==> flow/design.v <==
module checkpoint2(input reset,
                   output a_o, b_o, c_o, d_o, e_o, f_o, g_o,
                   output [2:0] display				   
				  );
	OSCH #("2.08") osc_int(
		.STDBY(1'b0),
		.OSC(osc),
		.SEDSTDBY());
	sevenseg seven(
	               .reset(reset),
				   .clock(osc),
				   .a_o(a_o),
				   .b_o(b_o),
				   .c_o(c_o),
				   .d_o(d_o),
				   .e_o(e_o),
				   .f_o(f_o),
				   .g_o(g_o),
				   .out(display)
				   );
endmodule
module sevenseg(
	               input reset,
				   input clock,
	               output a_o, b_o, c_o, d_o, e_o, f_o, g_o,
		           output [2:0] out
				  );
localparam N = 15;
reg [N-1:0] count;
reg [6:0] sseg_temp;
reg [2:0] sel;
always @ (posedge clock or posedge reset)
 begin
  if (reset)
   count <= 0;
  else
   count <= count + 1;
 end
always @ (*)
 begin
  case(count[N-1:N-2]) 
  2'b00 :  
	begin    
	 sel[0] = 0;
	 sel[1] = 0;
	 sel[2] = 0; 
     sseg_temp = 7'b1111001; 	 
    end
  2'b01:  
    begin  
	 sel[0] = 1;
	 sel[1] = 0;
	 sel[2] = 0;
	 sseg_temp = 7'b0100100;
    end
  2'b10:   
    begin  
	 sel[0] = 1;
	 sel[1] = 1;
	 sel[2] = 0;
	 sseg_temp = 7'b0100100; 
    end
  2'b11:   
    begin  
	 sel[0] = 0;
	 sel[1] = 0;
	 sel[2] = 1;
	 sseg_temp = 7'b0110000;
    end
  endcase
 end
assign out = sel;
assign {g_o, f_o, e_o, d_o, c_o, b_o, a_o} = sseg_temp;
endmodule
[Reports on sevenseg]
Tool output for the design above, in the order of the flow.
Line numbers count from 1 in the design file above.
A cell with n/a has no value.
Inputs
  design top: sevenseg
  clock: clock
  library: sky130hd
  timing corner: tt_025C_1v80

[Word level]
Source: Yosys, flattened and elaborated, memories not mapped. Widths are those after wreduce; folded enables and synchronous resets count as part of the registers. Registers that Yosys merges into a memory's read port (data or address) are not register bits. Print and check cells do not count. Equal cells are merged and count once.
Operators by class
  add/subtract/negate cells: 1
  equal/unequal tests: 3
  mux-type cells: 4
  reduce/logical cells: 5
Operators with widths (count)
  case mux 7 bit (select 3 bit): 1
  adder 15 x 1 -> 15 bit (second input constant): 1
  OR reduction 3 bit: 2
  case mux 1 bit (select 2 bit): 3
  == test 2 bit (second input constant): 2
  OR reduction 2 bit: 2
  == test 2 x 1 -> 1 bit (second input constant): 1
  zero test 2 bit: 1
Bit counts
  flip-flop bits (word level): 15
  output and inout port bits: 10
  word-level cells: 14

[Depth]
Yosys ltp: most cells in a row. Word level: on the elaborated netlist, between registers, memories and ports. Mapped: between sequential cells and ports; inverters and the memories' decode and read muxes count.
Depth
  depth after elaboration: 3
  ABC_AREA: 0
  gate-level depth with buffers: 4
  depth with buffers taken out: 4

[Synthesis result]
The flow's flattened synthesis, as Yosys stat reports it; memories are mapped. The netlist is that of the ABC_AREA named above (0 if unset); the other value can give another one.
Cells by type (count)
  sky130_fd_sc_hd__dfrtp_1: 15
  sky130_fd_sc_hd__xor2_1: 7
  sky130_fd_sc_hd__xnor2_1: 6
  sky130_fd_sc_hd__ha_1: 4
  sky130_fd_sc_hd__buf_4: 5
  sky130_fd_sc_hd__nor4_2: 3
  sky130_fd_sc_hd__inv_1: 8
  sky130_fd_sc_hd__nor3_1: 4
  sky130_fd_sc_hd__nand3_4: 1
  sky130_fd_sc_hd__nand3_1: 3
  sky130_fd_sc_hd__nand4_2: 1
  sky130_fd_sc_hd__nand2_1: 3
  sky130_fd_sc_hd__nor2_1: 3
  sky130_fd_sc_hd__nand3_2: 1
  sky130_fd_sc_hd__conb_1: 2
  sky130_fd_sc_hd__nand4_1: 1
Mapped netlist
  cells in the netlist: 67
  synthesis area: 755.7 um^2
  area of sequential cells: 375.4 um^2
  mapped flip-flops: 15
  buffers: 5

[Worst setup path after synthesis]
OpenSTA on the mapped netlist: ideal clock, no wires. The path of least setup slack (recovery checks aside). Input and output delay are each 20% of the period. Register names are those of the netlist, which keeps one name where synthesis merged equal registers.
Timing path post-synthesis
  kind: flip-flop to output port
  from: reg count[13]
  to: out out[0]
  clock period: 1.43 ns
  output delay: 0.286 ns
  arrival time: 0.929 ns
  required time: 1.144 ns
  slack: 0.215 ns
  delay of the path: 0.929 ns
  stages on the path: 4
  synthesis period reached: 1.215 ns
"delay of the path" = arrival - input delay + setup time.
A path that ends at an output port has no setup time.
"stages on the path": output pins that drive a net of the path, with the launching flip-flop's if there is one; two outputs of one cell count as two.
"synthesis period reached" is the clock period less the worst setup slack; recovery checks do not enter. This is arithmetic on one report: input and output delays are still those of the set period (20% each).
The rows between start and end are the longest chain of elaborated cells between them; the timing report does not say that the signal goes this way. Where chains are equally long, one stands for them.
A line is the first line of the expression or statement that the cell stems from. Yosys adds cells for indexed reads and writes and turns some case tables into memories.
On the way, post-synthesis
  path through: sky130_fd_sc_hd__dfrtp_1 > sky130_fd_sc_hd__inv_1 > sky130_fd_sc_hd__ha_1 > sky130_fd_sc_hd__buf_4
  length of the longest elaborated chain: 3
  elaborated cells on any way between the ends: 7
  source lines of those cells: 1
Ends and longest elaborated chain, post-synthesis
  from (decl): line 29  | reg [N-1:0] count;
  from (assign): line 35  | count <= 0;
  from (assign): line 37  | count <= count + 1;
  == test 2 bit: line 41  | case(count[N-1:N-2])
  OR reduction 2 bit
  case mux 1 bit (select 2 bit): line 41
  to (decl): line 26  | output [2:0] out
Nets of the timed path that keep an RTL name, with a line that drives or declares them; the list need not be complete.
Nets with RTL names, path post-synthesis (line)
  c_o: 41

[Path in the finished layout]
Path of least setup slack in the final report of flow run A (OpenROAD, finished layout, wires in). Where an end is a register, its clock arrival counts in the times.
Timing path post-layout
  kind: flip-flop to output port
  from: reg count[13]
  to: out e_o
  clock period: 2.48 ns
  output delay: 0.50 ns
  arrival time: 1.68 ns
  required time: 1.98 ns
  slack: 0.30 ns
  stages on the path: 5
The rows between start and end are the longest chain of elaborated cells between them; the timing report does not say that the signal goes this way. Where chains are equally long, one stands for them.
On the way, post-layout
  path through: sky130_fd_sc_hd__dfrtp_1 > sky130_fd_sc_hd__inv_1 > sky130_fd_sc_hd__ha_1 > sky130_fd_sc_hd__inv_1 > sky130_fd_sc_hd__clkdlybuf4s50_1
  length of the longest elaborated chain: 3
  elaborated cells on any way between the ends: 6
  source lines of those cells: 1
Ends and longest elaborated chain, post-layout
  from (decl): line 29  | reg [N-1:0] count;
  from (assign): line 35  | count <= 0;
  from (assign): line 37  | count <= count + 1;
  == test 2 bit: line 41  | case(count[N-1:N-2])
  OR reduction 2 bit
  case mux 7 bit (select 3 bit): line 41
  to (decl): line 25  | output a_o, b_o, c_o, d_o, e_o, f_o, g_o,

Ticket comment

Measured data: module sevenseg, platform sky130hd, 2 stored runs of the flow under differing settings, order arbitrary. Input and output delays are each 20% of the period that was set; the output load is 0.01 pF.
"achieved clock period (ns)" = clock period - worst setup slack. The figure is calculated, with input and output delays left at 20% of the set period.
"worst setup path time (ns)" = time allowed to the worst setup path (clock period - input delay - output delay, where it has them) - its slack; a late launch clock adds to it, a late capture clock takes from it.
By "finish__power__total" is meant OpenSTA's value without simulated activity: inputs other than the clock are taken to toggle once in ten clock periods, and the tool carries that through the logic.

settings of flow run A
{
  "period_ns": 2.48,
  "CORE_UTILIZATION": 23,
  "PLACE_DENSITY_LB_ADDON": 0.2,
  "CORE_MARGIN": 8,
  "GPL_TIMING_DRIVEN": 1,
  "CTS_CLUSTER_SIZE": 90,
  "CAP_MARGIN": 30,
  "SLEW_MARGIN": 20
}
report of flow run A
yosys chip area after synthesis (um^2): 755.7
finish__design__die__area: 5375.8
finish__design__instance__area__stdcell: 893.4
finish__design__instance__utilization: 0.2742
finish__timing__setup__ws: 0.300
finish__timing__setup__tns: 0.000
finish__timing__hold__ws: 0.478
finish__power__total: 3.934e-04
achieved clock period (ns): 2.180
worst setup path time (ns): 1.68
worst setup path kind: flip-flop to output port

settings of flow run B
{
  "period_ns": 1.71,
  "CORE_UTILIZATION": 38,
  "SETUP_SLACK_MARGIN": -0.04,
  "PLACE_DENSITY_LB_ADDON": 0.16,
  "HOLD_SLACK_MARGIN": 0.22,
  "CORE_MARGIN": 8,
  "CELL_PAD_IN_SITES_GLOBAL_PLACEMENT": 3,
  "CELL_PAD_IN_SITES_DETAIL_PLACEMENT": 1,
  "ABC_AREA": 0,
  "CTS_CLUSTER_DIAMETER": 113,
  "CAP_MARGIN": 15,
  "MIN_ROUTING_LAYER": "met2",
  "SLEW_MARGIN": 20
}
report of flow run B
yosys chip area after synthesis (um^2): 755.7
finish__design__die__area: 3671.8
finish__design__instance__area__stdcell: 899.6
finish__design__instance__utilization: 0.4681
finish__timing__setup__ws: 0.066
finish__timing__setup__tns: 0.000
finish__timing__hold__ws: 0.364
finish__power__total: 5.643e-04
achieved clock period (ns): 1.644
worst setup path time (ns): 1.30
worst setup path kind: flip-flop to output port
